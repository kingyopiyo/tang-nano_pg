==> flow/design.v <==
module period_counter (
    input   wire            i_clk,
    input   wire            i_res_n,
    input   wire    [23:0]  i_period,
    output  reg     [23:0]  o_cnt
);
    wire    w_top_en = (o_cnt == i_period);
    always @(posedge i_clk or negedge i_res_n) begin
        if (~i_res_n) begin
            o_cnt <= 24'd0;
        end else begin
            if (w_top_en) begin
                o_cnt <= 24'd0;
            end else begin
                o_cnt <= o_cnt + 24'd1;
            end
        end
    end
endmodule
# Reports on period_counter
# What the tools print for period_counter, step after step.
# Lines are those of the file above, counted from 1.
# Operators: Yosys type, input widths -> output width; for muxes data width and select width s.
# Cell names lack the library's common part.
# Not given: n/a
# setup
top	period_counter
clock_port	i_clk
library	sky130hd
lib_corner	tt_025C_1v80

# Elaborated design
# Counts by Yosys on the flattened word-level netlist (proc, flatten, opt, wreduce; memories kept). Register bits leave out memories and registers merged into their read ports (data or address); mux counts leave out enables and synchronous resets folded into registers. Print and check cells are left out. Cells with the same type and inputs are merged into one.
# word_totals
register_bits	24
output_inout_bits	24
elab_cells	4
# op_classes
add_sub_neg	1
n_eq	1
mux	1
# ops
operator	n
$add 24x1->24 const B	1
$eq 24x24->1	1
$mux 24	1

# Logic depth
# Yosys ltp: most cells in a row. Word level: on the elaborated netlist, between registers, memories and ports. Mapped: between sequential cells and ports; inverters and the memories' decode and read muxes count.
# logic_depth
ltp_word	2
ABC_AREA	0
depth_mapped	6
ltp_nobuf	5

# Netlist
# Yosys stat after the flow's synthesis: flattened, memories mapped to cells. It holds for the ABC_AREA given above (unset counts as 0); a run with the other value may have another netlist.
# Totals and module areas in this step are rounded.
# synth_totals
stdcells	157
area_um2	1530
flip_flops	24
buffers	9
# by_type
cell	n	type_area_um2
dfrtp_1	24	600.576
xnor2_1	32	280.269
nand4_1	13	81.328
a21oi_1	16	80.077
xor2_1	7	61.309
a22oi_1	6	45.043
or3_1	6	37.536
nand3_1	7	35.034
buf_2	6	30.029
o31ai_1	4	30.029
or4_1	3	22.522
or4_4	2	22.522
nand4_4	1	21.27
nand2_1	5	18.768
nor4_1	3	18.768
inv_1	4	15.014
a22oi_2	1	12.512
and3_1	2	12.512
# Other cell types: 11; their cells: 15.

# Worst setup path after synthesis
# OpenSTA on the mapped netlist: ideal clock, no wires. The path of least setup slack (recovery checks aside). Input and output delay are each 20% of the period. Register names are those of the netlist, which keeps one name where synthesis merged equal registers.
# synth_timing
path_kind	register to register
from	reg o_cnt[0]
to	reg o_cnt[22]
tclk_ns	2.53
setup_time_ns	0.082
t_first_pin_ns	0.000
arrival_time_ns	1.891
t_required_ns	2.448
slack_ns	0.557
path_delay_ns	1.973
stages	6
path_buffers	0
period_less_setup_slack_ns	1.973
# "path_delay_ns" = arrival - input delay + setup time.
# "stages" counts driving pins, that of a launching flip-flop among them; a cell with two outputs on the path counts twice.
# "period_less_setup_slack_ns" = period - worst setup slack (recovery checks aside). The figure is calculated, with input and output delays left at 20% of the set period.
# Between the ends stands the longest chain of elaborated cells between them, by number of cells; it is not shown to be the way that was timed. Of several equally long chains one is given.
# A line is the first line of the expression or statement that the cell stems from. Yosys adds cells for indexed reads and writes and turns some case tables into memories.
# A register here has more assigning lines than the two given.
# synth_via
path_cell_list	dfrtp_1 ha_1 nand4_1 or3_4 or4_4 a22oi_2
elab_chain_cells	2
cone_cells	3
# synth_rtl
item	line_no	rtl
from (decl)	5	output  reg     [23:0]  o_cnt
from (assign)	10	o_cnt <= 24'd0;
from (assign)	15	o_cnt <= o_cnt + 24'd1;
$add 24x1->24	15
$mux 24	12	if (w_top_en) begin
to (assign)	13	o_cnt <= 24'd0;
to (assign)	15
to (decl)	5

# Path in the finished layout
# Path of least setup slack in the final report of entry B (OpenROAD, finished layout, wires in). Where an end is a register, its clock arrival counts in the times.
# layout_timing
path_kind	input to register
from	in i_period[22]
to	reg o_cnt[20]
tclk_ns	3.83
setup_time_ns	0.13
t_first_pin_ns	0.77
arrival_time_ns	2.41
t_required_ns	3.97
slack_ns	1.56
stages	6
path_buffers	2
# Between the ends stands the longest chain of elaborated cells between them, by number of cells; it is not shown to be the way that was timed. Of several equally long chains one is given.
# A register here has more assigning lines than the two given.
# layout_via
path_cell_list	clkdlybuf4s50_1 xnor2_1 nand4_1 nor4_2 buf_4 a22oi_1
elab_chain_cells	2
cone_cells	2
# layout_rtl
item	line_no	rtl
from (decl)	4	input   wire    [23:0]  i_period,
$eq 24x24->1	7	wire    w_top_en = (o_cnt == i_period);
$mux 24	12	if (w_top_en) begin
to (assign)	13	o_cnt <= 24'd0;
to (assign)	15	o_cnt <= o_cnt + 24'd1;
to (decl)	5	output  reg     [23:0]  o_cnt

Ticket comment

Module period_counter, platform sky130hd: 2 stored runs of the flow (Yosys, OpenROAD) with differing settings, in no particular order. Input and output delays are each 20% of the period that was set; the output load is 0.01 pF.
"worstPathTime_ns" = time allowed to the worst setup path (clock period - input delay - output delay, where it has them) - its slack; a late launch clock adds to it, a late capture clock takes from it.
"power.total_mw" is the tool's figure for a default switching activity; nothing was simulated.
The measured numbers are rounded.

Entry A, flow files:
==> flow/run.sh <==
#!/bin/bash
# the make line also repeats the synthesis and layout settings of config.mk as NAME=value (left out here)
make -C /OpenROAD-flow-scripts/flow DESIGN_CONFIG=/design/flow/config.mk WORK_HOME=/design/flow/orfs CLKGATE_MAP_FILE= finish
==> flow/config.mk <==
export PLATFORM = sky130hd
export DESIGN_NAME = period_counter
export DESIGN_NICKNAME = period_counter
export VERILOG_FILES = /design/flow/design.v
export SDC_FILE = /design/flow/constraint.sdc
export NUM_CORES = 4
export LEC_CHECK = 0
export CAP_MARGIN = 10
export CELL_PAD_IN_SITES_GLOBAL_PLACEMENT = 3
export CORE_ASPECT_RATIO = 0.67
export CORE_MARGIN = 2
export CORE_UTILIZATION = 42
export CTS_CLUSTER_DIAMETER = 201
export MAX_ROUTING_LAYER = met5
export MIN_ROUTING_LAYER = met1
export PLACE_DENSITY_LB_ADDON = 0.18
export SLEW_MARGIN = 40
==> flow/constraint.sdc <==
create_clock -name core_clock -period 1.44 [get_ports {i_clk}]
set_input_delay 0.2880 -clock core_clock [delete_from_list [all_inputs] [get_ports {i_clk}]]
set_output_delay 0.2880 -clock core_clock [all_outputs]
set_load 0.01 [all_outputs]

Entry A: not finished: placement ended with error FLW-0024

Entry B, flow files:
==> flow/run.sh <==
#!/bin/bash
# the make line also repeats the synthesis and layout settings of config.mk as NAME=value (left out here)
make -C /OpenROAD-flow-scripts/flow DESIGN_CONFIG=/design/flow/config.mk WORK_HOME=/design/flow/orfs CLKGATE_MAP_FILE= finish
==> flow/config.mk <==
export PLATFORM = sky130hd
export DESIGN_NAME = period_counter
export DESIGN_NICKNAME = period_counter
export VERILOG_FILES = /design/flow/design.v
export SDC_FILE = /design/flow/constraint.sdc
export NUM_CORES = 4
export LEC_CHECK = 0
export CAP_MARGIN = 20
export CELL_PAD_IN_SITES_DETAIL_PLACEMENT = 2
export CORE_MARGIN = 2
export CORE_UTILIZATION = 27
export CTS_CLUSTER_SIZE = 75
export HOLD_SLACK_MARGIN = -0.08
export MAX_ROUTING_LAYER = met4
export MIN_ROUTING_LAYER = met1
export PLACE_DENSITY_LB_ADDON = 0.06
export SETUP_SLACK_MARGIN = -0.29
export SLEW_MARGIN = 0
==> flow/constraint.sdc <==
create_clock -name core_clock -period 3.83 [get_ports {i_clk}]
set_input_delay 0.7660 -clock core_clock [delete_from_list [all_inputs] [get_ports {i_clk}]]
set_output_delay 0.7660 -clock core_clock [all_outputs]
set_load 0.01 [all_outputs]

==> results of entry B, as CSV <==
result,value
final_setup_ws_ns,1.56
finalUtil_pct,39.6
total_die_area_um2,6280
fin_hold_ws_ns,0.556
yosys_chip_area_um2,1530
power.total_mw,0.532
worstPathTime_ns,1.50
worst_path_kind,"input to register"
total_negative_slack_ns,0.000
