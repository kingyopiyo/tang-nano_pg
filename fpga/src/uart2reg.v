==> flow/design.v <==
module uart2reg_if (
    input           i_clk,
    input           i_rst_n,
    input   [15:0]  i_rdata,
    input           i_uart_mosi,
    output  [15:0]  o_rwaddr,
    output  [15:0]  o_wdata,
    output          o_wen,
    output          o_uart_miso
    );
    wire    [ 7:0]  uart_rx_data;
    wire    [ 7:0]  uart_tx_data;
    wire            dataen;
    reg             ReadByteCmp;
    reg     [ 3:0]  readByteCnt;
    reg     [ 3:0]  writeByteCnt;
    reg     [47:0]  uartReadBuf;
    reg     [47:0]  uartWriteBuf;
    reg     [15:0]  rwaddr;
    reg     [15:0]  wdata;
    reg             wen;
    reg             uart_tx_ready;
    reg     [ 3:0]  read_trg;        
    wire            uartTxDataLatch_pls;
    wire            uartTxStart_pls;
    reg             uartTxBusy;
    reg             uartTxen;
    wire            tx_empty;
    always @(posedge i_clk or negedge i_rst_n) begin
        if (~i_rst_n)
            readByteCnt <= 4'd0;
        else if (dataen)
            readByteCnt <= readByteCnt + 4'd1;
        else if (ReadByteCmp)
            readByteCnt <= 4'd0;
    end
    always @(posedge i_clk or negedge i_rst_n) begin
        if (~i_rst_n) begin
            uartReadBuf <= 48'd0;
            ReadByteCmp <= 0;
        end else if (dataen) begin
            if (readByteCnt == 4'd0)
                uartReadBuf[47:40] <= uart_rx_data;
            else if (readByteCnt == 4'd1)
                uartReadBuf[39:32] <= uart_rx_data;
            else if (readByteCnt == 4'd2)
                uartReadBuf[31:24] <= uart_rx_data;
            else if (readByteCnt == 4'd3)
                uartReadBuf[23:16] <= uart_rx_data;
            else if (readByteCnt == 4'd4)
                uartReadBuf[15:8] <= uart_rx_data;
            else if (readByteCnt == 4'd5) begin
                uartReadBuf[7:0] <= uart_rx_data;
                ReadByteCmp <= 1'b1;
            end
        end else begin
            ReadByteCmp <= 1'b0;
        end
    end
    always @(posedge i_clk or negedge i_rst_n) begin
        if (~i_rst_n) begin
            wen <= 1'b0;
            rwaddr <= 16'd0;
            wdata <= 16'd0;
            read_trg <= 4'd0;
        end else if (ReadByteCmp) begin
            if (uartReadBuf[47:40] == 8'h01) begin
                wen <= 1'b1;
                rwaddr <= uartReadBuf[39:24];    
                wdata <= uartReadBuf[23:8];      
                read_trg <= 4'b0001;
            end else if (uartReadBuf[47:40] == 8'h00) begin
                wen <= 1'b0;
                rwaddr <= uartReadBuf[39:24];    
                read_trg <= 4'b0001;
            end
        end else begin
            read_trg <= { read_trg[2:0] , 1'b0 };
        end
    end
    assign uartTxDataLatch_pls = read_trg[2];
    assign uartTxStart_pls = read_trg[3];
    assign o_wen = wen;
    assign o_rwaddr = rwaddr;
    assign o_wdata = wdata;
    always @(posedge i_clk or negedge i_rst_n) begin
        if (~i_rst_n) begin
            writeByteCnt <= 4'd0;
            uartTxBusy <= 1'b0;
            uartTxen <= 1'b0;
        end else if (uartTxStart_pls) begin
            uartTxBusy <= 1'b1;
        end else if (uartTxBusy & tx_empty) begin
            uartTxen <= 1'b1;
        end else if (uartTxen) begin
            writeByteCnt <= writeByteCnt + 4'd1;
            uartTxen <= 1'b0;
            if (writeByteCnt == 4'd5) begin
                writeByteCnt <= 4'd0;
                uartTxBusy <= 1'b0;
            end
        end
    end
    always @(posedge i_clk or negedge i_rst_n) begin
        if (~i_rst_n) begin
            uartWriteBuf <= 48'd0;
        end else if (uartTxDataLatch_pls) begin
            uartWriteBuf[47:40] <= 8'hFF;    
            uartWriteBuf[39:24] <= i_rdata;  
            uartWriteBuf[23:8] <= 16'h0000;  
            uartWriteBuf[7:0] <= 8'h0;       
        end
    end
    assign uart_tx_data =   (writeByteCnt == 4'd0) ? uartWriteBuf[47:40] :
                            (writeByteCnt == 4'd1) ? uartWriteBuf[39:32] :
                            (writeByteCnt == 4'd2) ? uartWriteBuf[31:24] :
                            (writeByteCnt == 4'd3) ? uartWriteBuf[23:16] :
                            (writeByteCnt == 4'd4) ? uartWriteBuf[15:8]  :
                            uartWriteBuf[7:0];
    uart_rx uart_rx_inst (
        .i_clk ( i_clk ),
        .i_rst_n ( i_rst_n ),
        .i_uart_mosi ( i_uart_mosi ),
        .o_data ( uart_rx_data ),
        .o_dataen ( dataen )
    );
    uart_tx uart_tx_inst (
        .i_clk ( i_clk ),
        .i_rst_n ( i_rst_n ),
        .i_data ( uart_tx_data ),
        .i_txen ( uartTxen ),
        .o_uart_miso ( o_uart_miso ),
        .o_txempty ( tx_empty )
    );
endmodule
module uart_rx (
    input           i_clk,
    input           i_rst_n,
    input           i_uart_mosi,
    output  [7:0]   o_data,
    output          o_dataen
    );
    parameter   DIV_WID = 10;        
    parameter   DIV_CNT = 10'd520;   
    reg     [2:0]   mosi_ff;         
    wire            start;           
    wire            fin;             
    reg             busy;
    reg     [DIV_WID-1:0]   div;     
    reg     [3:0]   bitCnt;          
    wire            dt_latch;        
    reg     [9:0]   sp;              
    reg     [7:0]   data;            
    reg             dataen;          
    reg             chk_trg;         
    always @(posedge i_clk or negedge i_rst_n) begin
        if (~i_rst_n)
            mosi_ff <= 3'b111;
        else
            mosi_ff <= { mosi_ff[1:0], i_uart_mosi };
    end
    assign start = (mosi_ff[2:1] == 2'b10) & (busy == 1'b0) ? 1'b1 : 1'b0;
    assign fin = (bitCnt == 4'd9) & (dt_latch) ? 1'b1 : 1'b0;
    always @(posedge i_clk or negedge i_rst_n) begin
        if (~i_rst_n)
            busy <= 1'b0;
        else if (start)
            busy <= 1'b1;
        else if (fin)
            busy <= 1'b0;
    end
    always @(posedge i_clk or negedge i_rst_n) begin
        if (~i_rst_n)
            div <= {DIV_WID{1'b0}};
        else if (start)
            div <= { 1'b0, DIV_CNT[DIV_WID-1:1] };   
        else if (busy) begin
            if (div == {DIV_WID{1'b0}}) begin
                div <= DIV_CNT;
            end else begin
                div <= div - {{(DIV_WID-1){1'b0}},1'b1};
            end
        end else begin
            div <= {DIV_WID{1'b0}};
        end
    end
    always @(posedge i_clk or negedge i_rst_n) begin
        if (~i_rst_n) begin
            bitCnt <= 0;
        end else if (start) begin
            bitCnt <= 0;
        end else if (dt_latch) begin
            bitCnt <= bitCnt + 4'd1;
        end
    end
    assign dt_latch = (busy) & (div == {DIV_WID{1'b0}}) ? 1'b1 : 1'b0;
    always @(posedge i_clk or negedge i_rst_n) begin
        if (~i_rst_n) begin
            sp <= 10'h3FF;
        end else if (dt_latch) begin
            sp <= { mosi_ff[2], sp[9:1] };  
        end
    end
     always @(posedge i_clk or negedge i_rst_n) begin
        if (~i_rst_n) begin
            chk_trg <= 1'b0;
        end else begin
            chk_trg <= fin;
        end
    end
    always @(posedge i_clk or negedge i_rst_n) begin
        if (~i_rst_n) begin
            data <= 8'h00;
            dataen <= 1'b0;
        end else if (chk_trg & ~sp[0] & sp[9]) begin
            data <= sp[8:1];
            dataen <= 1'b1;
        end else begin
            dataen <= 1'b0;
        end
    end
    assign o_data = data;
    assign o_dataen = dataen;
endmodule
module uart_tx (
    input           i_clk,
    input           i_rst_n,
    input   [7:0]   i_data,
    input           i_txen,
    output          o_uart_miso,
    output          o_txempty
    );
    parameter   DIV_WID = 10;        
    parameter   DIV_CNT = 10'd520;   
    reg     [9:0]       data;        
    reg                 txempty;
    reg                 miso;
    reg     [DIV_WID-1:0]   div;
    wire                start;
    wire                fin;
    wire                dt_txpls;
    reg     [3:0]       bitCnt;
    assign start = (txempty & i_txen);
    assign fin  = (bitCnt == 4'd10 & div == {DIV_WID{1'b0}});
    assign dt_txpls = (~txempty & div == DIV_CNT);
    always @(posedge i_clk or negedge i_rst_n) begin
        if (~i_rst_n)
            div <= {DIV_WID{1'b0}};
        else if (start)
            div <= DIV_CNT;
        else if (~txempty) begin
            if (div == {DIV_WID{1'b0}})
                div <= DIV_CNT;
            else
                div <= div - {{(DIV_WID-1){1'b0}},1'b1};
        end else
            div <= {DIV_WID{1'b0}};
    end
    always @(posedge i_clk or negedge i_rst_n) begin
        if (~i_rst_n)
            txempty <= 1'b1;
        else if (start)
            txempty <= 1'b0;
        else if (fin)
            txempty <= 1'b1;
    end
    always @(posedge i_clk or negedge i_rst_n) begin
        if (~i_rst_n)
            data <= 10'b1_00000000_0;
        else if (start)
            data <= { 1'b1, i_data[7:0], 1'b0 };
        else if (dt_txpls)
            data <= { 1'd0, data[9:1] };
    end
    always @(posedge i_clk or negedge i_rst_n) begin
        if (~i_rst_n)
            bitCnt <= 4'd0;
        else if (start)
            bitCnt <= 4'd0;
        else if (dt_txpls)
            bitCnt <= bitCnt + 4'd1;
    end
    always @(posedge i_clk or negedge i_rst_n) begin
        if (~i_rst_n)
            miso <= 1'b1;
        else if (dt_txpls) begin
            miso <= data[0];     
        end
    end
    assign o_uart_miso = miso;
    assign o_txempty = txempty;
endmodule
; From RTL to reports: uart2reg_if
; What the tools print for uart2reg_if, step after step.
; Line numbers count from 1 in the design file above.
; Cell names lack the library's common part.
; The mark -- stands for no value.
[design]
top_module = uart2reg_if
clock = i_clk
cell_library = sky130hd
pvt_corner = tt_025C_1v80

; Elaborated design
; Yosys after proc, flatten, opt, wreduce and memory -nomap, before mapping. Memory bits, and registers merged into a memory's read port (data or address), are not among the register bits. Print and check cells are not counted. Equal cells are merged and count once.
[bits]
reg_bits = 169
input_bits = 19
[op_classes]
n_addsub = 6
n_eq = 21
n_mux = 45
bitwise = 18
n_reduce_logical = 23
[ops]
columns = operator, n
row1 = two-way mux 10 bit, 8
row2 = two-way mux 4 bit, 10
row3 = two-way mux 16 bit, 2
row4 = two-way mux 8 bit, 3
row5 = two-way mux 1 bit, 22
row6 = subtractor 10 x 1 -> 10 bit (second input constant), 2
row7 = zero test 10 bit, 2
row8 = nonzero test 2 bit, 8
row9 = adder 4 x 1 -> 4 bit (second input constant), 4
row10 = != test 2 bit (second input constant), 7
row11 = equality test 4 x 2 -> 1 bit (second input constant), 3
row12 = equality test 4 x 3 -> 1 bit (second input constant), 3
row13 = AND reduction 6 bit, 2
row14 = equality test 10 bit (second input constant), 1
row15 = AND 1 bit, 9
row16 = inverter 1 bit, 9
row17 = AND reduction 3 bit, 3
row18 = equality test 4 x 1 -> 1 bit (second input constant), 2
row19 = equality test 4 bit (second input constant), 2
row20 = zero test 4 bit, 2
row21 = equality test 8 x 1 -> 1 bit (second input constant), 1
row22 = zero test 8 bit, 1
row23 = AND reduction 2 bit, 3
row24 = AND reduction 5 bit, 1
row25 = AND reduction 4 bit, 1
row26 = != test 3 x 1 -> 1 bit (second input constant), 1
row27 = equality test 2 bit (second input constant), 1

; Depth
; Yosys ltp: most cells in a row. Word level: on the elaborated netlist, between registers, memories and ports. Mapped: between sequential cells and ports; inverters and the memories' decode and read muxes count.
[depth]
word_depth = 8
ABC_AREA = 1
mapped_depth = 9
depth_no_buf = 9

; Netlist
; Source: synth_stat.txt of the flow (Yosys; design flattened, memories mapped). It holds for the ABC_AREA given above (unset counts as 0); a run with the other value may have another netlist.
; The area totals of this step are shown rounded.
[synth_totals]
mapped_cells = 773
synth_area_um2 = 7139
ff_cells = 169
n_buf = 25
[types]
columns = type, n, type_area_um2
row1 = dfrtp_1, 153, 3.83E+03
row2 = nand2_1, 214, 803.27
row3 = dfstp_2, 16, 420.403
row4 = nand3_1, 73, 365.35
row5 = o21ai_0, 72, 360.346
row6 = inv_1, 73, 274.013
row7 = nor2_1, 52, 195.187
row8 = o21ai_2, 16, 140.134
row9 = ha_1, 10, 125.12
row10 = xor2_1, 10, 87.584
row11 = nand4_1, 13, 81.328
row12 = or2_2, 10, 62.56
row13 = buf_2, 9, 45.043
row14 = xnor2_1, 5, 43.792
row15 = clkbuf_1, 11, 41.29
row16 = a21oi_1, 7, 35.034
row17 = buf_6, 3, 33.782
row18 = nor3_1, 4, 20.019
; Not listed: further types 17, cells in them 22.

; Timing after synthesis
; OpenSTA on the mapped netlist: ideal clock, no wires. The path of least setup slack (recovery checks aside). Input and output delay are each 20% of the period. Register names are those of the netlist, which keeps one name where synthesis merged equal registers.
[synth_path]
path_type = reg-to-reg
start = register readByteCnt[0]
end = register uartReadBuf[29]
clock_period_ps = 1940
arrival_ps = 1434
required_time_ps = 1813
setup_slack_ps = 378
path_delay_ps = 1561
stages = 8
path_buffers = 1
period_less_setup_slack_ps = 1562
; "path_delay_ps" is the arrival time less input delay plus setup time.
; "stages": output pins that drive a net of the path, with the launching flip-flop's if there is one; two outputs of one cell count as two.
; "period_less_setup_slack_ps" = period - worst setup slack (recovery checks aside). The figure is calculated, with input and output delays left at 20% of the set period.
; Between the ends stands the longest chain of elaborated cells between them, by number of cells; it is not shown to be the way that was timed. Of several equally long chains one is given.
; Each line given opens the expression or statement behind the cell; cells for indexed reads and writes are added by Yosys, which also makes memories of some case tables.
; At most two assigning lines are given for a register; there are more.
[synth_between]
cell_sequence = dfrtp_1 -> inv_1 -> ha_1 -> o21ai_0 -> nand4_1 -> buf_2 -> nand2_1 -> o21ai_0
elab_chain_cells = 3
[synth_rtl]
columns = item, line_no
row1 = "start, declared", 15  ; reg     [ 3:0]  readByteCnt;
row2 = "start, assigned", 31  ; readByteCnt <= 4'd0;
row3 = "start, assigned", 33  ; readByteCnt <= readByteCnt + 4'd1;
row4 = zero test 4 bit, 42  ; if (readByteCnt == 4'd0)
row5 = inverter 1 bit, --
row6 = AND reduction 4 bit, --
row7 = "end, assigned", 39  ; uartReadBuf <= 48'd0;
row8 = "end, assigned", 47  ; uartReadBuf[31:24] <= uart_rx_data;
row9 = "end, declared", 17  ; reg     [47:0]  uartReadBuf;

; Timing after layout
; Path of least setup slack in the final report of record 1 (OpenROAD, finished layout, wires in). Where an end is a register, its clock arrival counts in the times.
; The report prints the path's times to 10 ps; the period is as set.
[layout_path]
path_type = reg-to-output
start = register rwaddr[7]
end = output port o_rwaddr[7]
clock_period_ps = 2150
output_delay_ps = 430
arrival_ps = 1410
required_time_ps = 1720
setup_slack_ps = 310
stages = 2
path_buffers = 1
; At most two assigning lines are given for a register; there are more.
[layout_between]
cell_sequence = dfrtp_1 -> clkdlybuf4s50_1
elab_chain_cells = 0
[layout_rtl]
columns = item, line_no
row1 = "start, declared", 19  ; reg     [15:0]  rwaddr;
row2 = "start, assigned", 69  ; rwaddr <= uartReadBuf[39:24];
row3 = "start, assigned", 74  ; rwaddr <= uartReadBuf[39:24];
row4 = "end, declared", 6  ; output  [15:0]  o_rwaddr,

; Measured data: module uart2reg_if, platform sky130hd, 2 stored runs of the flow under differing settings, order arbitrary. Input and output delays are each 20% of the period that was set; the output load is 0.01 pF.
; "timing.achieved_period_ps" is the run's clock period less its worst setup slack. It is reckoned from that one timing run; input and output delays stay at 20% of the period that was set.
; "critical_path_time_ps": the worst setup path's part of the clock period (all of it between registers, 20% less for each end at a port) less its slack. A launch clock that arrives late makes it longer, a capture clock that arrives late makes it shorter.
; By "power_total_mw" is meant OpenSTA's value without simulated activity: inputs other than the clock are taken to toggle once in ten clock periods, and the tool carries that through the logic.
; "critical_path_time_ps" is known to 10 ps.
; The results are shown rounded.

[record 1: settings]
period_ns = 2.15
CORE_UTILIZATION = 47
SETUP_SLACK_MARGIN = 0.29
PLACE_DENSITY_LB_ADDON = 0.19
CORE_MARGIN = 8
CELL_PAD_IN_SITES_DETAIL_PLACEMENT = 1
ABC_AREA = 1
GPL_TIMING_DRIVEN = 0
SLEW_MARGIN = 20
MIN_ROUTING_LAYER = met1
MAX_ROUTING_LAYER = met5
CAP_MARGIN = 20
[record 1: results]
setupTns_ps = 0
fin_ws_ps = 311
synth_chip_area_um2 = 7139
timing.achieved_period_ps = 1839
die_area_um2 = 19390
layout_stdcell_area_um2 = 8586
power_total_mw = 6.898
final_util_pct = 57.1
critical_path_time_ps = 1410
critical_path_type = reg-to-output

[record 2: settings]
period_ns = 1.33
CORE_UTILIZATION = 65
SETUP_SLACK_MARGIN = 0.09
PLACE_DENSITY_LB_ADDON = 0.1
CELL_PAD_IN_SITES_GLOBAL_PLACEMENT = 0
GPL_TIMING_DRIVEN = 0
CAP_MARGIN = 40
MAX_ROUTING_LAYER = met5
CORE_MARGIN = 2
SLEW_MARGIN = 20
[record 2: results]
setupTns_ps = -42220
fin_ws_ps = -600
synth_chip_area_um2 = 7077
timing.achieved_period_ps = 1930
die_area_um2 = 11740
layout_stdcell_area_um2 = 9418
power_total_mw = 11.60
final_util_pct = 87.6
critical_path_time_ps = 1930
critical_path_type = reg-to-reg
